==> flow/design.v <==
module PCControl(
input clk, PCen, Reset,
input [15:0] PSR,             
input [15:0] RegData,
input [3:0] dispLo,           
input [3:0] OpcodeExt_dispHi,
input [3:0] CondRlink,        
input [3:0] Opcode,           
output reg [15:0]PC           
);
reg [3:0] RlinkIndex;
reg [15:0] Rlink [7:0];
parameter JUMP = 4'b0100;
parameter BCOND = 4'b1100;
parameter EQ = 4'b0000;  
parameter NE = 4'b0001;  
parameter GE = 4'b1101;  
parameter CS = 4'b0010;  
parameter CC = 4'b0011;  
parameter HI = 4'b0100;  
parameter LS = 4'b0101;  
parameter LO = 4'b1010;  
parameter HS = 4'b1011;  
parameter GT = 4'b0110;  
parameter LE = 4'b0111;  
parameter FS = 4'b1000;  
parameter FC = 4'b1001;  
parameter LT = 4'b1100;  
parameter UC = 4'b1110;  
parameter JAL = 4'b1000;  
parameter JCOND = 4'b1100;  
parameter RET = 4'b1111;  
initial begin
	PC <= 16'h0;
	RlinkIndex <= 0;
end
always @(posedge clk) begin
if(~Reset) PC <= 16'h0;
if(PCen)begin
    case (Opcode)
        JUMP: begin
            case (OpcodeExt_dispHi)
                JAL: begin
						  if (RlinkIndex < 8) begin
								Rlink[RlinkIndex] <= PC + 1'b1;
								RlinkIndex <= RlinkIndex + 1'b1;
							end
                    PC <= RegData;
                end
                JCOND: begin
                    case (CondRlink)
                        EQ: PC <= PSR[6] ? RegData : PC + 1'b1;   
                        NE: PC <= ~PSR[6] ? RegData : PC + 1'b1;  
                        GE: PC <= (PSR[7] | PSR[6]) ? RegData : PC + 1'b1;  
                        CS: PC <= PSR[0] ? RegData : PC + 1'b1;  
                        CC: PC <= ~PSR[0] ? RegData : PC + 1'b1;  
                        HI: PC <= PSR[2] ? RegData : PC + 1'b1;  
                        LS: PC <= ~PSR[2] ? RegData : PC + 1'b1;  
                        LO: PC <= (~PSR[2] & ~PSR[6]) ? RegData : PC + 1'b1;  
                        HS: PC <= (PSR[2] | PSR[6]) ? RegData : PC + 1'b1;  
                        GT: PC <= PSR[7] ? RegData : PC + 1'b1;  
                        LE: PC <= ~PSR[7] ? RegData : PC + 1'b1;  
                        FS: PC <= PSR[5] ? RegData : PC + 1'b1;  
                        FC: PC <= ~PSR[5] ? RegData : PC + 1'b1;  
                        LT: PC <= (~PSR[7] & ~PSR[6]) ? RegData : PC + 1'b1;  
                        UC: PC <= RegData;  
                        default: PC <= PC + 1'b1;  
                    endcase
                end
                RET: begin
					 if(RlinkIndex >0) begin
							RlinkIndex <= RlinkIndex - 1;
                    PC <= Rlink[RlinkIndex - 1];
                end else begin
						 PC <= PC +1;
						 end
					 end
                default: PC <= PC + 1'b1;  
            endcase
        end
        BCOND: begin
            case (CondRlink)
                EQ: PC <= PSR[6] ? PC + {{8{OpcodeExt_dispHi[3]}},OpcodeExt_dispHi[3:0], dispLo[3:0]} : PC + 1'b1;   
                NE: PC <= ~PSR[6] ? PC + {{8{OpcodeExt_dispHi[3]}},OpcodeExt_dispHi[3:0], dispLo[3:0]} : PC + 1'b1;  
                GE: PC <= (PSR[7] | PSR[6]) ? PC + {{8{OpcodeExt_dispHi[3]}},OpcodeExt_dispHi[3:0], dispLo[3:0]} : PC + 1'b1;  
                CS: PC <= PSR[0] ? PC + {{8{OpcodeExt_dispHi[3]}},OpcodeExt_dispHi[3:0], dispLo[3:0]} : PC + 1'b1;  
                CC: PC <= ~PSR[0] ? PC + {{8{OpcodeExt_dispHi[3]}},OpcodeExt_dispHi[3:0], dispLo[3:0]} : PC + 1'b1;  
                HI: PC <= PSR[2] ? PC + {{8{OpcodeExt_dispHi[3]}},OpcodeExt_dispHi[3:0], dispLo[3:0]} : PC + 1'b1;  
                LS: PC <= ~PSR[2] ? PC + {{8{OpcodeExt_dispHi[3]}},OpcodeExt_dispHi[3:0], dispLo[3:0]} : PC + 1'b1;  
                LO: PC <= (~PSR[2] & ~PSR[6]) ? PC + {{8{OpcodeExt_dispHi[3]}},OpcodeExt_dispHi[3:0], dispLo[3:0]} : PC + 1'b1;  
                HS: PC <= (PSR[2] | PSR[6]) ? PC + {{8{OpcodeExt_dispHi[3]}},OpcodeExt_dispHi[3:0], dispLo[3:0]} : PC + 1'b1;  
                GT: PC <= PSR[7] ? PC + {{8{OpcodeExt_dispHi[3]}},OpcodeExt_dispHi[3:0], dispLo[3:0]} : PC + 1'b1;  
                LE: PC <= ~PSR[7] ? PC + {{8{OpcodeExt_dispHi[3]}},OpcodeExt_dispHi[3:0], dispLo[3:0]} : PC + 1'b1;  
                FS: PC <= PSR[5] ? PC + {{8{OpcodeExt_dispHi[3]}},OpcodeExt_dispHi[3:0], dispLo[3:0]} : PC + 1'b1;  
                FC: PC <= ~PSR[5] ? PC + {{8{OpcodeExt_dispHi[3]}},OpcodeExt_dispHi[3:0], dispLo[3:0]} : PC + 1'b1;  
                LT: PC <= (~PSR[7] & ~PSR[6]) ? PC + {{8{OpcodeExt_dispHi[3]}},OpcodeExt_dispHi[3:0], dispLo[3:0]} : PC + 1'b1;  
                UC: PC <= PC + {{8{OpcodeExt_dispHi[3]}},OpcodeExt_dispHi[3:0], dispLo[3:0]};  
                default: PC <= PC + 1'b1;  
            endcase
        end
        default: PC <= PC + 1'b1;  
    endcase
	 end
end
endmodule
# --- Step by step through the tools: PCControl ---
# The steps from the RTL of PCControl to its reports follow in flow order.
# Line numbers count from 1 in the design file above.
# Operators: Yosys type, input widths -> output width; for muxes data width and select width s.
# Library cell names are shortened.
setup:
  top: "PCControl"
  clk_port: "clk"
  cell_library: "sky130hd"
  pvt_corner: "tt_025C_1v80"

# --- Word level ---
# Source: Yosys, flattened and elaborated, memories not mapped. Widths are those after wreduce. Registers that Yosys merges into a memory's read port (data or address) are not register bits. Print and check cells do not count.
# Memory sizes are those after Yosys's memory passes, which may raise the word count (mostly to a power of two), join words into wider ones and drop unused or constant bits.
word_totals:
  reg_bits: 20
  mem_bits_rw: 128
  memories: 1
  input_bits: 51
  out_inout_bits: 16
mem_list:
  columns: ["name", "words", "word_bits", "read_ports", "write_ports", "line", "rtl"]
  rows:
  - ["Rlink", 8, 16, 1, 1, 12, "reg [15:0] Rlink [7:0];"]
classes:
  n_addsub: 5
  cmp: 2
  equal: 22
  n_mux: 50
  n_logic: 7
  n_reduce_logical: 3
ops:
  columns: ["cell", "n"]
  rows:
  - ["$mux 16", 35]
  - ["$pmux 16 s15", 2]
  - ["$pmux 16 s3", 1]
  - ["$eq 4x4->1 const B", 11]
  - ["$add 16x1->16 const B", 2]
  - ["$pmux 16 s2", 1]
  - ["$eq 4x3->1 const B", 5]
  - ["$add 16x16->16", 1]
  - ["$mux 3", 4]
  - ["$eq 4x2->1 const B", 2]
  - ["$pmux 4 s2", 1]
  - ["$mux 4", 2]
  - ["$ne 2x2->1 const B", 3]
  - ["$reduce_and 5->1", 1]
  - ["$add 4x1->4 const B", 1]
  - ["$sub 4x1->4 const B", 1]
  - ["$gt 4x1->1 const B", 1]
  - ["$eq 4x1->1 const B", 1]
  - ["$lt 4x4->1 const B", 1]
  - ["$logic_not 4->1", 1]
  - ["$mux 1", 4]
  - ["$not 1->1", 3]
  - ["$and 1x1->1", 2]
  - ["$or 1x1->1", 2]
  - ["$reduce_bool 2->1", 1]

# --- Logic depth ---
# Depth = most cells in a row (Yosys ltp): at word level without a register or memory, in the mapped netlist without a sequential cell, where the memories' decode and read muxes count.
depth:
  ltp_word: 7
  abc_area: 0
  ltp_mapped: 14
  ltp_nobuf: 11

# --- Netlist ---
# The flow's flattened synthesis, as Yosys stat reports it; memories are mapped. The netlist is that of the ABC_AREA named above (0 if unset); the other value can give another one.
# Totals and module areas in this step are rounded.
synth_totals:
  mapped_cells: 963
  area_um2: 10200
  ffs: 148
types:
  columns: ["cell_type", "n", "type_area_um2"]
  rows:
  - ["edfxtp_1", 148, 4.44E+03]
  - ["mux4_2", 32, 720.691]
  - ["a21oi_1", 64, 320.307]
  - ["o21ai_0", 60, 300.288]
  - ["nand2_1", 72, 270.259]
  - ["nor2_1", 66, 247.738]
  - ["xnor2_1", 26, 227.718]
  - ["ha_1", 18, 225.216]
  - ["mux2i_1", 22, 220.211]
  - ["nand3_1", 30, 150.144]
  - ["a221oi_1", 15, 131.376]
  - ["buf_6", 11, 123.869]
  - ["o31ai_1", 14, 105.101]
  - ["clkbuf_1", 27, 101.347]
  - ["nand4_1", 16, 100.096]
  - ["o211ai_1", 13, 97.594]
  - ["buf_2", 19, 95.091]
  - ["nor3_1", 19, 95.091]
# Other cell types: 70; their cells: 291.

# --- Path before layout ---
# Source: OpenSTA report_checks on the synthesized netlist (no wires, ideal clock, input and output delay 20% of the period each), path of least setup slack; recovery checks are left aside. Register names are those of the netlist, which keeps one name where synthesis merged equal registers.
synth_path:
  path_type: "in2reg"
  from: "input OpcodeExt_dispHi[3]"
  to: "memory Rlink[1][0]"
  clock_period_ns: 4.7
  in_delay_ns: 0.940
  setup_ns: 0.409
  t_first_pin_ns: 0.940
  arrival_time_ns: 3.346
  t_required_ns: 4.291
  setup_slack_ns: 0.945
  path_delay_ns: 2.815
  stages: 5
  path_buffers: 1
  period_less_setup_slack_ns: 3.755
# "path_delay_ns" = arrival - input delay + setup time.
# "stages": output pins that drive a net of the path, with the launching flip-flop's if there is one; two outputs of one cell count as two.
# "period_less_setup_slack_ns" = period - worst setup slack (recovery checks aside). The figure is calculated, with input and output delays left at 20% of the set period.
# The rows between start and end are the longest chain of elaborated cells between them; the timing report does not say that the signal goes this way. Where chains are equally long, one stands for them.
# A line is the first line of the expression or statement that the cell stems from. Yosys adds cells for indexed reads and writes and turns some case tables into memories.
# Only ways into the end's enable, where the timed path ends, are counted here.
synth_between:
  cell_sequence: "clkbuf_1 > nor4b_1 > nand2b_1 > or3_1 > nor3_1"
  elab_chain_len: 4
synth_lines:
  columns: ["item", "line", "rtl"]
  rows:
  - ["start, declared", 6, "input [3:0] OpcodeExt_dispHi,"]
  - ["$eq 4x4->1", 42, "case (OpcodeExt_dispHi)"]
  - ["$mux 3", 42, null]
  - ["$mux 3", 40, "case (Opcode)"]
  - ["$mux 3", 39, "if(PCen)begin"]
  - ["end, declared", 12, "reg [15:0] Rlink [7:0];"]

# --- Worst path after layout ---
# From the final timing report of record 1: the path of least setup slack in the routed layout; clock arrival at registers is part of the times.
layout_path:
  path_type: "in2reg"
  from: "input OpcodeExt_dispHi[2]"
  to: "register PC[11]"
  clock_period_ns: 4.17
  in_delay_ns: 0.83
  setup_ns: 0.28
  t_first_pin_ns: 0.83
  arrival_time_ns: 3.74
  t_required_ns: 4.31
  setup_slack_ns: 0.58
  stages: 12
  path_buffers: 3
# The rows between start and end are the longest chain of elaborated cells between them; the timing report does not say that the signal goes this way. Where chains are equally long, one stands for them.
# At most two assigning lines are given for a register; there are more.
layout_between:
  cell_sequence: "clkdlybuf4s50_1 > ha_1 > and3_1 > a221oi_1 > a311oi_1 > nor2_1 > xor2_1 > buf_4 > o21ai_0 > a221oi_1 > buf_4 > o211ai_1"
  elab_chain_len: 5
layout_lines:
  columns: ["item", "line", "rtl"]
  rows:
  - ["start, declared", 6, "input [3:0] OpcodeExt_dispHi,"]
  - ["$add 16x16->16", 96, "LT: PC <= (~PSR[7] & ~PSR[6]) ? PC + {{8{OpcodeExt_dispHi[3]}},OpcodeExt_dispHi[3:0], dispLo[3:0]} : PC + 1'b1 ..."]
  - ["$mux 16", 96, null]
  - ["$pmux 16 s15", 82, "case (CondRlink)"]
  - ["$pmux 16 s2", 40, "case (Opcode)"]
  - ["$mux 16", 39, "if(PCen)begin"]
  - ["end, assigned", 48, "PC <= RegData;"]
  - ["end, assigned", 52, "EQ: PC <= PSR[6] ? RegData : PC + 1'b1;"]
  - ["end, declared", 9, "output reg [15:0]PC"]

Lab notebook: PCControl

Record of 2 stored runs of the RTL-to-layout flow on PCControl, platform sky130hd. The runs are unordered. Constraints: input delay and output delay 20% of the set period each, output load 0.01 pF.
"period_reached_ns" = clock period - worst setup slack. The figure is calculated, with input and output delays left at 20% of the set period.
"worst_setup_path_time_ns" means the part of the period allowed to the worst setup path (the constraints hold back 20% at inputs and 20% at outputs) less its slack; where the path has registers, the arrival times of their clocks count too.
"fin_power_uw": no workload was simulated; the value follows from the tool's default switching activity.
Measured values are rounded.

--- record 1 ---
==> flow/run.sh <==
#!/bin/bash
# the make line also repeats the synthesis and layout settings of config.mk as NAME=value (left out here)
make -C /OpenROAD-flow-scripts/flow DESIGN_CONFIG=/design/flow/config.mk WORK_HOME=/design/flow/orfs CLKGATE_MAP_FILE= finish
==> flow/config.mk <==
export PLATFORM = sky130hd
export DESIGN_NAME = PCControl
export DESIGN_NICKNAME = PCControl
export VERILOG_FILES = /design/flow/design.v
export SDC_FILE = /design/flow/constraint.sdc
export NUM_CORES = 4
export LEC_CHECK = 0
export CAP_MARGIN = 20
export CORE_MARGIN = 2
export CORE_UTILIZATION = 40
export SETUP_SLACK_MARGIN = 0.14
export SLEW_MARGIN = 20
==> flow/constraint.sdc <==
create_clock -name core_clock -period 4.17 [get_ports {clk}]
set_input_delay 0.8340 -clock core_clock [delete_from_list [all_inputs] [get_ports {clk}]]
set_output_delay 0.8340 -clock core_clock [all_outputs]
set_load 0.01 [all_outputs]

==> results, as YAML <==
results:
  fin_util_frac: 0.482
  fin_ws_ns: 0.576
  fin_power_uw: 4230
  dieArea_um2: 26800
  synth_area_um2: 10200
  worst_setup_path_time_ns: 2.76
  timing.worst_path_kind: "in2reg"
  period_reached_ns: 3.594
  timing.setup.tns_ns: 0.000
  final_cell_area_um2: 12100
  holdWs_ns: 0.650

--- record 2 ---
==> flow/run.sh <==
#!/bin/bash
# the make line also repeats the synthesis and layout settings of config.mk as NAME=value (left out here)
make -C /OpenROAD-flow-scripts/flow DESIGN_CONFIG=/design/flow/config.mk WORK_HOME=/design/flow/orfs CLKGATE_MAP_FILE= finish
==> flow/config.mk <==
export PLATFORM = sky130hd
export DESIGN_NAME = PCControl
export DESIGN_NICKNAME = PCControl
export VERILOG_FILES = /design/flow/design.v
export SDC_FILE = /design/flow/constraint.sdc
export NUM_CORES = 4
export LEC_CHECK = 0
export CAP_MARGIN = 20
export CELL_PAD_IN_SITES_DETAIL_PLACEMENT = 1
export CELL_PAD_IN_SITES_GLOBAL_PLACEMENT = 2
export CORE_MARGIN = 10
export CORE_UTILIZATION = 59
export CTS_CLUSTER_SIZE = 22
export MAX_ROUTING_LAYER = met4
export MIN_ROUTING_LAYER = met1
export SLEW_MARGIN = 25
==> flow/constraint.sdc <==
create_clock -name core_clock -period 3.93 [get_ports {clk}]
set_input_delay 0.7860 -clock core_clock [delete_from_list [all_inputs] [get_ports {clk}]]
set_output_delay 0.7860 -clock core_clock [all_outputs]
set_load 0.01 [all_outputs]

==> results, as YAML <==
outcome: "unfinished; error GPL-0301 in placement"
